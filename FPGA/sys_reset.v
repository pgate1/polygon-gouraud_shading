==> flow/design.v <==
module sys_reset (
	RSTn, CLK, DOUT
);
input RSTn;
input CLK;
output DOUT;
reg [15:0]count;
wire count_up;
	always @(negedge RSTn or posedge CLK) begin
		if(RSTn==1'b0)
			count <= 16'h0000;
		else if(~count_up)
			count <= count + 1;
	end
	assign count_up = count[15];
	assign DOUT = ~count_up;
endmodule
Tool chain data of sys_reset
Tool output for the design above, in the order of the flow.
Lines are those of the file above, counted from 1.
Cell names lack the library's common part.
A cell with -- has no value.

set-up
  top = sys_reset
  clock input = CLK
  cell library = sky130hd
  corner = tt_025C_1v80

Elaborated design
Counts by Yosys on the flattened word-level netlist (proc, flatten, opt, wreduce; memories kept). Register bits leave out memories and registers merged into their read ports (data or address). Print and check cells are left out. Cells with the same type and inputs are merged into one.

operators by class
  bitwise operators = 1
  add/sub/neg operators = 1
  mux-type cells = 1

operator list
  kind                                    number
  adder 16 x 1 -> 16 bit with constant B  1
  two-way mux 16 bit                      1
  NOT 1 bit                               1

word-level totals
  elaborated cells = 5
  register bits = 16

Longest topological paths
Depth = most cells in a row (Yosys ltp): at word level without a register or memory, in the mapped netlist without a sequential cell, where the memories' decode and read muxes count.

depth
  word-level depth = 2
  ABC_AREA = 0
  gate-level depth with buffers = 6
  gate-level depth less buffers = 5

Mapped cells and area
Source: synth_stat.txt of the flow (Yosys; design flattened, memories mapped). It holds for the ABC_AREA given above (unset counts as 0); a run with the other value may have another netlist.
Totals and module areas in this step are rounded.

synthesis totals
  buffers = 1
  synthesis area = 733 um2
  cells in the netlist = 61
  mapped flip-flops = 16
  sequential part of the area = 400 um2

cells by type
  type     number
  dfrtp_1  16
  xnor2_1  8
  xor2_1   6
  nand3_1  5
  and3_4   2
  nand2_1  6
  nor4_4   1
  nor2_1   4
  ha_1     1
  nand4_2  1
  mux2_2   1
  nand2_4  1
  and3b_1  1
  o41ai_1  1
  buf_4    1
  inv_1    2
  and2_1   1
  and3_1   1

Not listed: further types 2, cells in them 2.

Worst setup path after synthesis
Source: OpenSTA report_checks on the synthesized netlist (no wires, ideal clock, input and output delay 20% of the period each), path of least setup slack; recovery checks are left aside. Register names are those of the netlist, which keeps one name where synthesis merged equal registers.

timing path post-synthesis
  path kind = reg2reg
  start = reg count[0]
  end = reg count[8]
  data required time = 2.010 ns
  arrival = 1.242 ns
  path buffers = 1
  slack = 0.768 ns
  time at the first pin = 0.000 ns
  driving pins on the path = 7
  path delay = 1.322 ns
  library setup time = 0.080 ns
  period = 2.09 ns
  synthesis period reached = 1.322 ns

"path delay" = arrival - input delay + setup time.
"driving pins on the path": output pins that drive a net of the path, with the launching flip-flop's if there is one; two outputs of one cell count as two.
"synthesis period reached" is the clock period less the worst setup slack; recovery checks do not enter. This is arithmetic on one report: input and output delays are still those of the set period (20% each).
Between the ends stands the longest chain of elaborated cells between them, by number of cells; it is not shown to be the way that was timed. Of several equally long chains one is given.
Each line given opens the expression or statement behind the cell; cells for indexed reads and writes are added by Yosys, which also makes memories of some case tables.

on the way, post-synthesis
  path through = dfrtp_1 ha_1 and3b_1 and2_1 buf_4 nand3_1 xnor2_1
  length of the longest elaborated chain = 1

RTL lines, path post-synthesis
  item                    line  RTL
  from (decl)             7     reg [15:0]count;
  from (assign)           11    count <= 16'h0000;
  from (assign)           13    count <= count + 1;
  adder 16 x 1 -> 16 bit  13
  to (assign)             11
  to (assign)             13
  to (decl)               7

Path in the finished layout
Path of least setup slack in the final report of run 1 (OpenROAD, finished layout, wires in). Where an end is a register, its clock arrival counts in the times.

timing path post-layout
  path kind = reg2reg
  start = reg count[1]
  end = reg count[14]
  data required time = 1.41 ns
  time at the first pin = 0.28 ns
  library setup time = 0.11 ns
  arrival = 1.47 ns
  driving pins on the path = 7
  slack = -0.06 ns
  period = 1.24 ns
  path buffers = 1

Between the ends stands the longest chain of elaborated cells between them, by number of cells; it is not shown to be the way that was timed. Of several equally long chains one is given.

on the way, post-layout
  path through = dfrtp_1 ha_2 and3b_1 and2_4 buf_6 nand3_2 xnor2_1
  length of the longest elaborated chain = 1

RTL lines, path post-layout
  item                    line  RTL
  from (decl)             7     reg [15:0]count;
  from (assign)           11    count <= 16'h0000;
  from (assign)           13    count <= count + 1;
  adder 16 x 1 -> 16 bit  13
  to (assign)             11
  to (assign)             13
  to (decl)               7

Below are 2 stored runs of the flow (Yosys, OpenROAD; platform sky130hd) on sys_reset, each with its settings and what was measured, unordered. Constraints: input delay and output delay 20% of the set period each, output load 0.01 pF.
"clock period achieved": clock period set for the run, less the worst setup slack. It is reckoned from that one timing run; input and output delays stay at 20% of the period that was set.
By "allowed time less slack (worst setup path)" is meant the share of the clock period that the worst setup path is allowed (20% is reserved at inputs, 20% at outputs), minus its slack. Clock arrival times at its registers enter into it.
"total design power" is the tool's figure for a default switching activity; nothing was simulated.
Values from the reports are rounded here.
Settings: . = not set for that run.

setting or result                                run 1    run 2
period_ns                                        1.24     1.24
CORE_UTILIZATION                                 38       66
SETUP_SLACK_MARGIN                               0.14     .
PLACE_DENSITY_LB_ADDON                           0.01     0.18
CORE_ASPECT_RATIO                                1.11     .
CELL_PAD_IN_SITES_GLOBAL_PLACEMENT               1        0
TNS_END_PERCENT                                  25       .
GPL_TIMING_DRIVEN                                0        0
CTS_CLUSTER_SIZE                                 63       .
CTS_CLUSTER_DIAMETER                             191      .
CAP_MARGIN                                       20       15
CORE_MARGIN                                      2        2
SLEW_MARGIN                                      20       20
GPL_ROUTABILITY_DRIVEN                           .        0
lowest setup slack (ns)                          -0.058   -0.089
total design power (mW)                          0.871    0.882
allowed time less slack (worst setup path) (ns)  1.30     1.33
critical path kind                               reg2reg  reg2reg
total negative slack (ns)                        -0.233   -0.296
chip area after synthesis (Yosys) (um2)          733      733
final utilization                                0.494    0.928
area inside the die boundary (um2)               2300     1390
clock period achieved (ns)                       1.298    1.329
std-cell area (final layout) (um2)               881      907
